==> flow/design.v <==
interface alsu_if (clk);
  parameter INPUT_PRIORITY = "A";
parameter FULL_ADDER = "ON"; 
  input clk;
  logic rst, cin, red_op_A, red_op_B, bypass_A, bypass_B, direction, serial_in;
  logic [2:0] opcode;
  logic signed [2:0] A, B;
  logic signed [15:0] leds;
  logic signed [5:0] out;
endinterface
package alsu_shared_pkg;
	typedef enum logic [2:0] {OR = 3'b000,XOR = 3'b001,ADD = 3'b010,MULT = 3'b011,SHIFT = 3'b100,
								ROTATE = 3'b101,INVALID_6 = 3'b110,INVALID_7 = 3'b111} opcode_e;
	typedef enum {MAXPOS = 3, ZERO = 0, MAXNEG = -4} reg_e;
endpackage : alsu_shared_pkg
module ALSU(clk, A, B, cin, serial_in, red_op_A, red_op_B, opcode, bypass_A, bypass_B, rst, direction, leds, out);
parameter INPUT_PRIORITY = "A";
parameter FULL_ADDER = "ON";
input clk, rst, cin, red_op_A, red_op_B, bypass_A, bypass_B, direction, serial_in;
input [2:0] opcode;
input signed [2:0] A, B;
output reg signed [15:0] leds;
output reg signed [5:0] out;
reg cin_reg, red_op_A_reg, red_op_B_reg, bypass_A_reg, bypass_B_reg, direction_reg, serial_in_reg;
reg [2:0] opcode_reg; 
reg signed [2:0] A_reg, B_reg;  
wire invalid_red_op, invalid_opcode, invalid;
assign invalid_red_op = (red_op_A_reg | red_op_B_reg) & (opcode_reg[1] | opcode_reg[2]);
assign invalid_opcode = opcode_reg[1] & opcode_reg[2];
assign invalid = invalid_red_op | invalid_opcode;
always @(posedge clk or posedge rst) begin
    if(rst) begin
        cin_reg <= 0;
        red_op_B_reg <= 0;
        red_op_A_reg <= 0;
        bypass_B_reg <= 0;
        bypass_A_reg <= 0;
        direction_reg <= 0;
        serial_in_reg <= 0;
        opcode_reg <= 0;
        A_reg <= 0;
        B_reg <= 0;
    end else begin
        cin_reg <= cin;
        red_op_B_reg <= red_op_B;
        red_op_A_reg <= red_op_A;
        bypass_B_reg <= bypass_B;
        bypass_A_reg <= bypass_A;
        direction_reg <= direction;
        serial_in_reg <= serial_in;
        opcode_reg <= opcode;
        A_reg <= A;
        B_reg <= B;
    end
end
always @(posedge clk or posedge rst) begin
    if(rst) begin
        leds <= 0;
    end else begin
        if (invalid)
            leds <= ~leds;
        else
            leds <= 0;
    end
end
always @(posedge clk or posedge rst) begin
    if(rst) begin
        out <= 0;
    end
    else begin
        if (invalid) 
            out <= 0;
        else if (bypass_A_reg && bypass_B_reg)
        out <= (INPUT_PRIORITY == "A")? A_reg: B_reg;
        else if (bypass_A_reg)
        out <= A_reg;
        else if (bypass_B_reg)
        out <= B_reg;
        else begin
            case (opcode_reg) 
            3'h0: begin  
                if (red_op_A_reg && red_op_B_reg)
                out = (INPUT_PRIORITY == "A")? |A_reg: |B_reg;
                else if (red_op_A_reg) 
                out <= |A_reg;
                else if (red_op_B_reg)
                out <= |B_reg;
                else 
                out <= A_reg | B_reg;
            end
            3'h1: begin 
                if (red_op_A_reg && red_op_B_reg)
                out <= (INPUT_PRIORITY == "A")? ^A_reg: ^B_reg;
                else if (red_op_A_reg) 
                out <= ^A_reg;
                else if (red_op_B_reg)
                out <= ^B_reg;
                else 
                out <= A_reg ^ B_reg;
            end
            3'h2: begin 
                if (FULL_ADDER == "ON")
                    out <= A_reg + B_reg + cin_reg;
                else
                    out <= A_reg + B_reg;
                end
            3'h3: out <= A_reg * B_reg;
            3'h4: begin
                if (direction_reg)
                out <= {out[4:0], serial_in_reg};
                else
                out <= {serial_in_reg, out[5:1]};
            end
            3'h5: begin
                if (direction_reg)
                out <= {out[4:0], out[5]};
                else
                out <= {out[0], out[5:1]};
            end
            endcase
        end 
    end
end
endmodule
From RTL to reports: ALSU
The steps from the RTL of ALSU to its reports follow in flow order. Line numbers count from 1 in the design file above. Cell names lack the library's common part. The mark - stands for no value.

Top: ALSU. Clock: clk. Standard-cell library: sky130hd. Library corner: tt_025C_1v80.

Word-level counts
Yosys after proc, flatten, opt, wreduce and memory -nomap, before mapping. Memory bits, and registers merged into a memory's read port (data or address), are not among the register bits. Print and check cells are not counted. Equal cells are merged and count once.

The entry for reductions and logical operators reads 8. The entry for bitwise gates (word level) reads 8. The entry for multiply operators reads 1. For equal/unequal tests the number is 5. The figure for muxes and demuxes is 14. The entry for add/subtract/negate cells reads 2.

Operators with widths (number): two-way mux 6 bit (12); parallel mux 6 bit (select 6 bit) (1); multiplier 3 x 3 -> 6 bit (1); inverter 16 bit (1); two-way mux 16 bit (1); nonzero test 10 bit (1); == test 3 x 2 -> 1 bit with constant B (2); == test 3 bit with constant B (2); OR reduction 3 bit (2); XOR reduction 3 bit (2); adder 4 x 1 -> 5 bit (1); adder 3 x 3 -> 4 bit (1); bitwise OR 1 bit (3); == test 3 x 1 -> 1 bit with constant B (1); bitwise OR 3 bit (1); XOR 3 bit (1); zero test 3 bit (1); AND 1 bit (2); logical AND 1 bit (2).

Bits of input ports: 18. Under elaborated cells stands 50. The figure for bits in registers is 38.

Logic depth
Yosys ltp: most cells in a row. Word level: on the elaborated netlist, between registers, memories and ports. Mapped: between sequential cells and ports; inverters and the memories' decode and read muxes count.

Under depth after elaboration stands 9. Under ABC_AREA stands 0. Under mapped depth stands 14. Under gate-level depth less buffers stands 14.

Synthesis result
The flow's flattened synthesis, as Yosys stat reports it; memories are mapped. The netlist is that of the ABC_AREA named above (0 if unset); the other value can give another one. The area totals of this step are shown rounded.

The figure for flip-flops is 38. The entry for cell count reads 179. Buffers: 4. For cell area after synthesis the number is 2000 µm². Under sequential part of the area stands 950 µm².

Cell types: dfrtp_1 (number 38, total area 950.912 µm²); ha_1 (number 14, total area 175.168 µm²); fa_1 (number 6, total area 120.115 µm²); nor2_1 (number 21, total area 78.826 µm²); inv_1 (number 20, total area 75.072 µm²); nand2_1 (number 15, total area 56.304 µm²); a21oi_1 (number 8, total area 40.038 µm²); o211ai_1 (number 5, total area 37.536 µm²); buf_6 (number 3, total area 33.782 µm²); mux2_2 (number 3, total area 33.782 µm²); mux2i_1 (number 3, total area 30.029 µm²); o21ai_0 (number 6, total area 30.029 µm²); o311ai_4 (number 1, total area 26.275 µm²); xnor2_1 (number 3, total area 26.275 µm²); xor2_1 (number 3, total area 26.275 µm²); a31oi_1 (number 4, total area 25.024 µm²); nand3_1 (number 4, total area 20.019 µm²); nor2b_1 (number 3, total area 18.768 µm²).

Other cell types: 18; their cells: 19.

Path before layout
Path of least setup slack by OpenSTA after synthesis, without wires, with an ideal clock, recovery checks aside; 20% of the period is set as input and as output delay. Where synthesis merged equal registers, the netlist keeps one of their names.

Kind: reg-to-reg. Start: register B_reg[1]. End: register out[5]. The entry for arrival time reads 2.740 ns. The figure for clock period is 5.87 ns. For delay of the path the number is 2.822 ns. The figure for slack is 3.048 ns. The entry for time at the first pin reads 0.000 ns. Library setup time: 0.082 ns. Under stages on the path stands 14. The figure for data required time is 5.788 ns. Synthesis period reached: 2.822 ns.

"delay of the path" = arrival - input delay + setup time. "stages on the path": output pins that drive a net of the path, with the launching flip-flop's if there is one; two outputs of one cell count as two. "synthesis period reached" is the clock period less the worst setup slack; recovery checks do not enter. This is arithmetic on one report: input and output delays are still those of the set period (20% each). The rows between start and end are the longest chain of elaborated cells between them; the timing report does not say that the signal goes this way. Where chains are equally long, one stands for them. Each line given opens the expression or statement behind the cell; cells for indexed reads and writes are added by Yosys, which also makes memories of some case tables. A register here has more assigning lines than the two given.

Path through: dfrtp_1 -> ha_1 -> inv_1 -> fa_1 -> fa_1 -> inv_1 -> ha_1 -> inv_1 -> fa_1 -> xor2_1 -> xnor2_1 -> xnor2_1 -> nand3_1 -> a31oi_1. The entry for cells in the longest elaborated chain reads 6. For elaborated cells between the ends (all ways) the number is 6. The figure for source lines of those cells is 6. Those cells by class: mul (1); mux (5).

RTL lines, path after synthesis: from (decl) (line 26) `reg signed [2:0] A_reg, B_reg;`; from (assign) (line 42) `B_reg <= 0;`; from (assign) (line 53) `B_reg <= B;`; multiplier 3 x 3 -> 6 bit (line 107) `3'h3: out <= A_reg * B_reg;`; parallel mux 6 bit (select 6 bit) (line 80) `case (opcode_reg)`; two-way mux 6 bit (line 77) `else if (bypass_B_reg)`; two-way mux 6 bit (line 75) `else if (bypass_A_reg)`; two-way mux 6 bit (line 73) `else if (bypass_A_reg && bypass_B_reg)`; two-way mux 6 bit (line 71) `if (invalid)`; to (assign) (line 74) `out <= (INPUT_PRIORITY == "A")? A_reg: B_reg;`; to (assign) (line 76) `out <= A_reg;`; to (decl) (line 23) `output reg signed [5:0] out;`.

Worst path after layout
From the final timing report of flow run 1: the path of least setup slack in the routed layout; clock arrival at registers is part of the times.

Kind: reg-to-reg. Start: register B_reg[1]. End: register out[5]. The figure for data required time is 1.97 ns. The figure for slack is -1.07 ns. The entry for arrival time reads 3.04 ns. Under stages on the path stands 14. The figure for clock period is 1.76 ns. Library setup time: 0.08 ns. The entry for time at the first pin reads 0.28 ns.

The rows between start and end are the longest chain of elaborated cells between them; the timing report does not say that the signal goes this way. Where chains are equally long, one stands for them. A register here has more assigning lines than the two given.

Path through: dfrtp_1 -> ha_2 -> inv_2 -> fa_1 -> fa_2 -> inv_2 -> ha_4 -> inv_2 -> fa_2 -> xor2_1 -> xnor2_1 -> xnor2_1 -> nand3_1 -> a31oi_1. The entry for cells in the longest elaborated chain reads 6. For elaborated cells between the ends (all ways) the number is 6. The figure for source lines of those cells is 6. Those cells by class: mul (1); mux (5).

RTL lines, path after layout: from (decl) (line 26) `reg signed [2:0] A_reg, B_reg;`; from (assign) (line 42) `B_reg <= 0;`; from (assign) (line 53) `B_reg <= B;`; multiplier 3 x 3 -> 6 bit (line 107) `3'h3: out <= A_reg * B_reg;`; parallel mux 6 bit (select 6 bit) (line 80) `case (opcode_reg)`; two-way mux 6 bit (line 77) `else if (bypass_B_reg)`; two-way mux 6 bit (line 75) `else if (bypass_A_reg)`; two-way mux 6 bit (line 73) `else if (bypass_A_reg && bypass_B_reg)`; two-way mux 6 bit (line 71) `if (invalid)`; to (assign) (line 74) `out <= (INPUT_PRIORITY == "A")? A_reg: B_reg;`; to (assign) (line 76) `out <= A_reg;`; to (decl) (line 23) `output reg signed [5:0] out;`.

==> runs of ALSU <==
Stored flow runs of ALSU (2 of them; Yosys, OpenROAD, sky130hd). They differ in their settings and are not a sequence. Constraints: input delay and output delay 20% of the set period each, output load 0.01 pF. "allowed time less slack (worst setup path)" means the part of the period allowed to the worst setup path (the constraints hold back 20% at inputs and 20% at outputs) less its slack; where the path has registers, the arrival times of their clocks count too. The results are shown rounded.

Files of flow run 1:
==> flow/run.sh <==
#!/bin/bash
# the make line also repeats the synthesis and layout settings of config.mk as NAME=value (left out here)
make -C /OpenROAD-flow-scripts/flow DESIGN_CONFIG=/design/flow/config.mk WORK_HOME=/design/flow/orfs CLKGATE_MAP_FILE= finish
==> flow/config.mk <==
export PLATFORM = sky130hd
export DESIGN_NAME = ALSU
export DESIGN_NICKNAME = ALSU
export VERILOG_FILES = /design/flow/design.v
export SDC_FILE = /design/flow/constraint.sdc
export NUM_CORES = 4
export LEC_CHECK = 0
export CAP_MARGIN = 20
export CELL_PAD_IN_SITES_DETAIL_PLACEMENT = 1
export CORE_MARGIN = 2
export CORE_UTILIZATION = 35
export CTS_CLUSTER_SIZE = 100
export MAX_ROUTING_LAYER = met4
export PLACE_DENSITY_LB_ADDON = 0.29
export SLEW_MARGIN = 20
==> flow/constraint.sdc <==
create_clock -name core_clock -period 1.76 [get_ports {clk}]
set_input_delay 0.3520 -clock core_clock [delete_from_list [all_inputs] [get_ports {clk}]]
set_output_delay 0.3520 -clock core_clock [all_outputs]
set_load 0.01 [all_outputs]

Results of flow run 1. The post-route setup TNS comes to -3.4 ns. For the allowed time less slack (worst setup path) the run shows 2.83 ns. Worst setup path type: reg-to-reg. For the worst setup slack after layout the run shows -1.1 ns. The netlist area reported by Yosys reads 2000 µm². The worst hold slack in the final report comes to 0.43 ns. The total die area reads 6200 µm². The final design utilization reads 50%.

Files of flow run 2:
==> flow/run.sh <==
#!/bin/bash
# the make line also repeats the synthesis and layout settings of config.mk as NAME=value (left out here)
make -C /OpenROAD-flow-scripts/flow DESIGN_CONFIG=/design/flow/config.mk WORK_HOME=/design/flow/orfs CLKGATE_MAP_FILE= finish
==> flow/config.mk <==
export PLATFORM = sky130hd
export DESIGN_NAME = ALSU
export DESIGN_NICKNAME = ALSU
export VERILOG_FILES = /design/flow/design.v
export SDC_FILE = /design/flow/constraint.sdc
export NUM_CORES = 4
export LEC_CHECK = 0
export CAP_MARGIN = 20
export CELL_PAD_IN_SITES_DETAIL_PLACEMENT = 1
export CORE_MARGIN = 2
export CORE_UTILIZATION = 55
export CTS_CLUSTER_DIAMETER = 223
export GPL_TIMING_DRIVEN = 1
export MIN_ROUTING_LAYER = met2
export SETUP_SLACK_MARGIN = 0.26
export SLEW_MARGIN = 20
export TNS_END_PERCENT = 40
==> flow/constraint.sdc <==
create_clock -name core_clock -period 1.84 [get_ports {clk}]
set_input_delay 0.3680 -clock core_clock [delete_from_list [all_inputs] [get_ports {clk}]]
set_output_delay 0.3680 -clock core_clock [all_outputs]
set_load 0.01 [all_outputs]

Outcome of flow run 2: not finished: clock tree synthesis ended with error DPL-0033.
